==> flow/design.v <==
module floppy (
	input        clk,
	input        clk8m_en,
	input        select,
	input        motor_on,
	input        step_in,
	input        step_out,
	input        inserted,
	input  [1:0] sector_size_code,
	input        sector_base,     
	input  [5:0] spt,             
	input  [9:0] sector_gap_len,  
	input        hd,
	input        ed,
	input        fm,
	output 	     dclk_en,       
	output [6:0] track,         
	output [5:0] sector,        
	output       sector_hdr,    
	output       sector_data,   
	output       ready,         
	output reg   index
);
parameter CLK_EN = 8000;
assign sector_hdr = (sec_state == SECTOR_STATE_HDR);
assign sector_data = (sec_state == SECTOR_STATE_DATA);
localparam RATESD          = 125000;
localparam RATEDD          = 250000;
localparam RATEHD          = 500000;
localparam RATEED          = 1000000;
localparam RPM             = 300;
localparam STEPBUSY        = 18;     
localparam SPINUP          = 500;    
localparam SPINDOWN        = 300;    
localparam INDEX_PULSE_LEN = 5;      
localparam SECTOR_HDR_LEN  = 6;      
localparam TRACKS          = 85;     
localparam BPTSD = RATESD*60/(8*RPM);
localparam BPTDD = RATEDD*60/(8*RPM);
localparam BPTHD = RATEHD*60/(8*RPM);
localparam BPTED = RATEED*60/(8*RPM);
wire [31:0] DISK_RATE = fm ? RATESD : ed ? RATEED : hd ? RATEHD : RATEDD;
wire [31:0] DISK_BPT  = fm ? BPTSD : ed ? BPTED : hd ? BPTHD : BPTDD;
assign ready = select && (rate == DISK_RATE);
localparam INDEX_PULSE_CYCLES = INDEX_PULSE_LEN * CLK_EN;
reg [19:0] index_pulse_cnt;
always @(posedge clk) if(clk8m_en) begin
	if(index_pulse_start && (index_pulse_cnt == INDEX_PULSE_CYCLES-1)) begin
		index <= 1'b0;
		index_pulse_cnt <= 19'd0;
	end else if(index_pulse_cnt == INDEX_PULSE_CYCLES-1)
		index <= 1'b1;
	else
		index_pulse_cnt <= index_pulse_cnt + 1'd1;
end
localparam STEP_BUSY_CLKS = CLK_EN*STEPBUSY;   
assign track = current_track;
reg [6:0] current_track   = 7'd0;
reg step_inD;
reg step_outD;
reg [19:0] step_busy  ;
always @(posedge clk) begin
	step_inD <= step_in;
	step_outD <= step_out;
	if(clk8m_en && step_busy != 0)
		step_busy <= step_busy - 18'd1;
	if(select) begin
		if(step_in && !step_inD) begin
			if(current_track != 0) current_track <= current_track - 7'd1;
				step_busy <= STEP_BUSY_CLKS[19:0];
		end
		if(step_out && !step_outD) begin
			if(current_track != TRACKS-1) current_track <= current_track + 7'd1;
				step_busy <= STEP_BUSY_CLKS[19:0];
		end
	end
end
assign sector = current_sector;
localparam SECTOR_STATE_GAP  = 2'd0;
localparam SECTOR_STATE_HDR  = 2'd1;
localparam SECTOR_STATE_DATA = 2'd2;
reg [5:0] start_sector = 6'd1;
reg [1:0] sec_state;
reg [9:0] sec_byte_cnt;   
reg [5:0] current_sector = 6'd1;
always @(posedge clk) begin
	if (byte_clk_en) begin
		if(index_pulse_start) begin
			sec_byte_cnt <= sector_gap_len-1'd1;
			sec_state <= SECTOR_STATE_GAP;      
			current_sector <= start_sector;     
		end else begin
			if(sec_byte_cnt == 0) begin
				case(sec_state)
				SECTOR_STATE_GAP: begin
					sec_state <= SECTOR_STATE_HDR;
					sec_byte_cnt <= SECTOR_HDR_LEN[9:0]-1'd1;
				end
				SECTOR_STATE_HDR: begin
					sec_state <= SECTOR_STATE_DATA;
					sec_byte_cnt <= (10'd128 << sector_size_code) - 1'd1;
				end
				SECTOR_STATE_DATA: begin
					sec_state <= SECTOR_STATE_GAP;
					sec_byte_cnt <= sector_gap_len-1'd1;
					if(current_sector == sector_base+spt-1) 
						current_sector <= sector_base;
					else
						current_sector <= sector + 1'd1;
					end
				default:
					sec_state <= SECTOR_STATE_GAP;
				endcase
			end else
				sec_byte_cnt <= sec_byte_cnt - 10'd1;
		end
	end
end
reg [14:0] byte_cnt;
reg 	   index_pulse_start;
always @(posedge clk) begin
	if (byte_clk_en) begin
		index_pulse_start <= 1'b0;
		if(byte_cnt == (DISK_BPT - 1'd1)) begin
			byte_cnt <= 0;
			index_pulse_start <= 1'b1;
		end else
			byte_cnt <= byte_cnt + 1'd1;
	end
end
assign dclk_en = byte_clk_en;
reg byte_clk_en;
reg [2:0] clk_cnt2;
always @(posedge clk) begin
	byte_clk_en <= 0;
	if (data_clk_en) begin
		clk_cnt2 <= clk_cnt2 + 1'd1;
		if (clk_cnt2 == 3'b011) byte_clk_en <= 1;
	end
end
localparam SPIN_UP_CLKS = CLK_EN*SPINUP;
localparam SPIN_DOWN_CLKS = CLK_EN*SPINDOWN;
reg [31:0] spin_up_counter;
wire motor_on_sel = motor_on && select;
reg [31:0] rate   = 0;
reg motor_onD;
always @(posedge clk) begin
	motor_onD <= motor_on_sel;
	if(motor_onD != motor_on_sel)
		spin_up_counter <= 32'd0;
	else if(clk8m_en) begin
		spin_up_counter <= spin_up_counter + DISK_RATE;
		if(motor_on_sel) begin
			if(spin_up_counter > SPIN_UP_CLKS) begin
				if(rate < DISK_RATE)
					rate <= rate + 32'd1;
				spin_up_counter <= spin_up_counter - (SPIN_UP_CLKS - DISK_RATE);
			end
		end else begin
			if(spin_up_counter > SPIN_DOWN_CLKS) begin
				if(rate > 0)
					rate <= rate - 32'd1;
				spin_up_counter <= spin_up_counter - (SPIN_DOWN_CLKS - DISK_RATE);
			end
		end  
	end  
end
reg data_clk;
reg data_clk_en;
reg [31:0] clk_cnt;
always @(posedge clk) begin
	data_clk_en <= 0;
	if(clk8m_en) begin
		if(clk_cnt + rate > CLK_EN*1000/2) begin
			clk_cnt <= clk_cnt - (CLK_EN*1000/2 - rate);
			data_clk <= !data_clk;
			if (~data_clk) data_clk_en <= 1;
		end else
			clk_cnt <= clk_cnt + rate;
	end
end
endmodule
==> From RTL to reports: floppy <==
What the tools print for floppy, step after step.
Line numbers count from 1 in the design file above.
Operators: Yosys type, input widths -> output width; for muxes data width and select width s.
Cell names lack the library's common part.
{ "inputs": {"top_module": "floppy", "clock": "clk", "lib": "sky130hd", "pvt_corner": "tt_025C_1v80"} }

==> Word-level counts <==
Yosys after proc, flatten, opt, wreduce and memory -nomap, before mapping. Memory bits, and registers merged into a memory's read port (data or address), are not among the register bits. Print and check cells are not counted. Equal cells are merged and count once.
{ "word_totals": {"out_inout_bits": 18, "input_bits": 29, "word_cells": 115, "regBits": 167} }
{ "op_classes": {"add_sub_neg": 22, "reduce_logical": 23, "bitwise": 1, "cmp": 5, "mux": 32, "n_eq": 13, "shift": 1} }
{ "ops": {"columns": ["cell", "n"], "rows": [
  ["$mux 32", 9],
  ["$gt 32x22->1 const B", 3],
  ["$sub 32x32->32", 3],
  ["$mux 20", 3],
  ["$sub 22x20->23 const A", 2],
  ["$eq 15x32->1", 1],
  ["$sub 22x32->32 const A", 1],
  ["$add 32x1->32 const B", 1],
  ["$sub 32x1->32 const B", 1],
  ["$gt 32x1->1 const B", 1],
  ["$add 32x20->32", 1],
  ["$lt 32x20->1", 1],
  ["$eq 32x20->1", 1],
  ["$add 32x32->32", 1],
  ["$eq 6x32->1", 1],
  ["$sub 10x1->10 const B", 3],
  ["$pmux 10 s3", 1],
  ["$mux 15", 2],
  ["$mux 7", 4],
  ["$add 20x1->20 const B", 1],
  ["$eq 20x16->1 const B", 1],
  ["$mux 10", 2],
  ["$mux 19", 1],
  ["$mux 6", 3],
  ["$sub 15x1->16 const B", 1],
  ["$add 15x1->15 const B", 1],
  ["$mux 14", 1],
  ["$logic_not 10->1", 1]
]} }
Other operator kinds: 27; their cells: 45.

==> Logic depth <==
Longest topological path by Yosys (ltp), each cell counted once; first at word level (registers and memories cut), then after technology mapping (sequential cells cut; the memories' decode and read muxes count).
{ "depth": {"ltp_word": 7, "abc_area": 0, "mapped_depth": 16, "mapped_depth_nobuf": 15} }

==> Mapped cells and area <==
Source: synth_stat.txt of the flow (Yosys; design flattened, memories mapped). It holds for the ABC_AREA given above (unset counts as 0); a run with the other value may have another netlist.
Totals and module areas in this step are rounded.
{ "synth_totals": {"ffs": 165, "buf_cells": 46, "sequential_area_mm2": 0.00458, "mapped_area_mm2": 0.0162, "mapped_cells": 1894} }
{ "types": {"columns": ["cell_type", "n", "type_area_um2"], "rows": [
  ["edfxtp_1", 128, 3.84E+03],
  ["ha_1", 181, 2.26E+03],
  ["xnor2_1", 105, 919.632],
  ["a21oi_1", 154, 770.739],
  ["dfxtp_1", 37, 740.71],
  ["inv_1", 181, 679.402],
  ["nor2_1", 146, 548.026],
  ["xor2_1", 59, 516.746],
  ["nand2_1", 129, 484.214],
  ["o21ai_0", 94, 470.451],
  ["a21o_1", 58, 435.418],
  ["fa_1", 18, 360.346],
  ["mux2i_1", 28, 280.269],
  ["nor3_1", 56, 280.269],
  ["and3_1", 34, 212.704],
  ["nand4_1", 32, 200.192],
  ["a211oi_1", 26, 195.187],
  ["a31oi_1", 28, 175.168]
]} }
Not listed: further types 64, cells in them 400.

==> Timing after synthesis <==
Source: OpenSTA report_checks on the synthesized netlist (no wires, ideal clock, input and output delay 20% of the period each), path of least setup slack; recovery checks are left aside. Register names are those of the netlist, which keeps one name where synthesis merged equal registers.
{ "synth_path": {"path_type": "input -> register", "from": "input port select", "to": "register rate[30]", "n_path_buf": 0, "required_time_ns": 5.954, "delay_ns": 3.650, "arrival_ns": 4.628, "launch_ns": 1.244, "tclk_ns": 6.22, "path_stages": 12, "input_delay_ns": 1.244, "setup_slack_ns": 1.326, "setup_ns": 0.266, "period_less_setup_slack_ns": 4.894} }
"delay_ns" = arrival - input delay + setup time.
"path_stages": output pins that drive a net of the path, with the launching flip-flop's if there is one; two outputs of one cell count as two.
"period_less_setup_slack_ns" is the clock period less the worst setup slack; recovery checks do not enter. This is arithmetic on one report: input and output delays are still those of the set period (20% each).
Between the ends stands the longest chain of elaborated cells between them, by number of cells; it is not shown to be the way that was timed. Of several equally long chains one is given.
A line is the first line of the expression or statement that the cell stems from. Yosys adds cells for indexed reads and writes and turns some case tables into memories.
The path ends at the data pin of a flip-flop with enable; ways to the enable are not counted.
{ "synth_via": {"cell_sequence": "nand2_1 -> fa_1 -> a21oi_1 -> o211ai_1 -> a21o_1 -> a311oi_1 -> o21ai_0 -> a211o_1 -> a41oi_1 -> o31ai_1 -> o41ai_1 -> xnor2_1", "elab_chain_cells": 2, "cone_cells": 2, "cone_lines": 2, "classes_between": "mux (1); reduce/logical (1)"} }
{ "synth_rtl": {"columns": ["element", "line", "rtl"], "rows": [
  ["start: declaration", 4, "input select,"],
  ["$logic_and 1x1->1", 144, "wire motor_on_sel = motor_on && select;"],
  ["$mux 32", 153, "if(motor_on_sel) begin"],
  ["end: assignment", 156, "rate <= rate + 32'd1;"],
  ["end: assignment", 162, "rate <= rate - 32'd1;"],
  ["end: declaration", 145, "reg [31:0] rate   = 0;"]
]} }

==> Worst path after layout <==
From the final timing report of stored run 2: the path of least setup slack in the routed layout; clock arrival at registers is part of the times.
{ "layout_path": {"path_type": "register -> register", "from": "register rate[7]", "to": "register clk_cnt[7]", "launch_ns": 0.44, "path_stages": 17, "setup_ns": 0.25, "n_path_buf": 4, "setup_slack_ns": -0.05, "required_time_ns": 4.35, "tclk_ns": 4.16, "arrival_ns": 4.40} }
Between the ends stands the longest chain of elaborated cells between them, by number of cells; it is not shown to be the way that was timed. Of several equally long chains one is given.
{ "layout_via": {"cell_sequence": "edfxtp_1 -> ha_2 -> fa_2 -> a21o_1 -> or3_4 -> a31oi_4 -> buf_4 -> o31ai_4 -> a21oi_2 -> mux2_2 -> or4_1 -> o41ai_4 -> nor4_4 -> buf_4 -> clkbuf_16 -> buf_8 -> mux2i_4", "elab_chain_cells": 3, "cone_cells": 5, "classes_between": "add/sub (3); compare (1); mux (1)"} }
{ "layout_rtl": {"columns": ["element", "line", "rtl"], "rows": [
  ["start: declaration", 145, "reg [31:0] rate   = 0;"],
  ["start: assignment", 156, "rate <= rate + 32'd1;"],
  ["start: assignment", 162, "rate <= rate - 32'd1;"],
  ["$sub 22x32->32", 175, "clk_cnt <= clk_cnt - (CLK_EN*1000/2 - rate);"],
  ["$sub 32x32->32", 175, null],
  ["$mux 32", 174, "if(clk_cnt + rate > CLK_EN*1000/2) begin"],
  ["end: assignment", 175, null],
  ["end: assignment", 179, "clk_cnt <= clk_cnt + rate;"],
  ["end: declaration", 170, "reg [31:0] clk_cnt;"]
]} }

Stored flow runs of floppy (2 of them; Yosys, OpenROAD, sky130hd). They differ in their settings and are not a sequence. Constraints: input delay and output delay 20% of the set period each, output load 0.01 pF.
By "clock_period_reached_ns" is meant the clock period of the run minus its worst setup slack. This is arithmetic on one report: input and output delays are still those of the set period (20% each).
The measured numbers are rounded.

Stored run 1
==> flow/run.sh <==
#!/bin/bash
# the make line also repeats the synthesis and layout settings of config.mk as NAME=value (left out here)
make -C /OpenROAD-flow-scripts/flow DESIGN_CONFIG=/design/flow/config.mk WORK_HOME=/design/flow/orfs CLKGATE_MAP_FILE= finish
==> flow/config.mk <==
export PLATFORM = sky130hd
export DESIGN_NAME = floppy
export DESIGN_NICKNAME = floppy
export VERILOG_FILES = /design/flow/design.v
export SDC_FILE = /design/flow/constraint.sdc
export NUM_CORES = 4
export LEC_CHECK = 0
export ABC_AREA = 0
export CAP_MARGIN = 20
export CELL_PAD_IN_SITES_GLOBAL_PLACEMENT = 2
export CORE_ASPECT_RATIO = 1.3
export CORE_MARGIN = 6
export CORE_UTILIZATION = 55
export GPL_ROUTABILITY_DRIVEN = 0
export MAX_ROUTING_LAYER = met4
export MIN_ROUTING_LAYER = met1
export PLACE_DENSITY_LB_ADDON = 0.12
export SETUP_SLACK_MARGIN = 0.17
export SLEW_MARGIN = 20
export TNS_END_PERCENT = 40
==> flow/constraint.sdc <==
create_clock -name core_clock -period 4.78 [get_ports {clk}]
set_input_delay 0.9560 -clock core_clock [delete_from_list [all_inputs] [get_ports {clk}]]
set_output_delay 0.9560 -clock core_clock [all_outputs]
set_load 0.01 [all_outputs]

==> results of stored run 1, as JSON <==
{
  "outcome": "not finished: placement ended with error FLW-0024"
}

Stored run 2
==> flow/run.sh <==
#!/bin/bash
# the make line also repeats the synthesis and layout settings of config.mk as NAME=value (left out here)
make -C /OpenROAD-flow-scripts/flow DESIGN_CONFIG=/design/flow/config.mk WORK_HOME=/design/flow/orfs CLKGATE_MAP_FILE= finish
==> flow/config.mk <==
export PLATFORM = sky130hd
export DESIGN_NAME = floppy
export DESIGN_NICKNAME = floppy
export VERILOG_FILES = /design/flow/design.v
export SDC_FILE = /design/flow/constraint.sdc
export NUM_CORES = 4
export LEC_CHECK = 0
export CAP_MARGIN = 20
export CORE_MARGIN = 2
export CORE_UTILIZATION = 40
export SLEW_MARGIN = 20
==> flow/constraint.sdc <==
create_clock -name core_clock -period 4.16 [get_ports {clk}]
set_input_delay 0.8320 -clock core_clock [delete_from_list [all_inputs] [get_ports {clk}]]
set_output_delay 0.8320 -clock core_clock [all_outputs]
set_load 0.01 [all_outputs]

==> results of stored run 2, as JSON <==
{
  "post_synth_area_mm2": 0.0162,
  "design.die.area_mm2": 0.0421,
  "finish.stdcell_area_mm2": 0.0199,
  "timing.setup.ws_ns": -0.050,
  "tns_setup_ns": -0.164,
  "hold_ws_ns": 0.443,
  "clock_period_reached_ns": 4.210
}
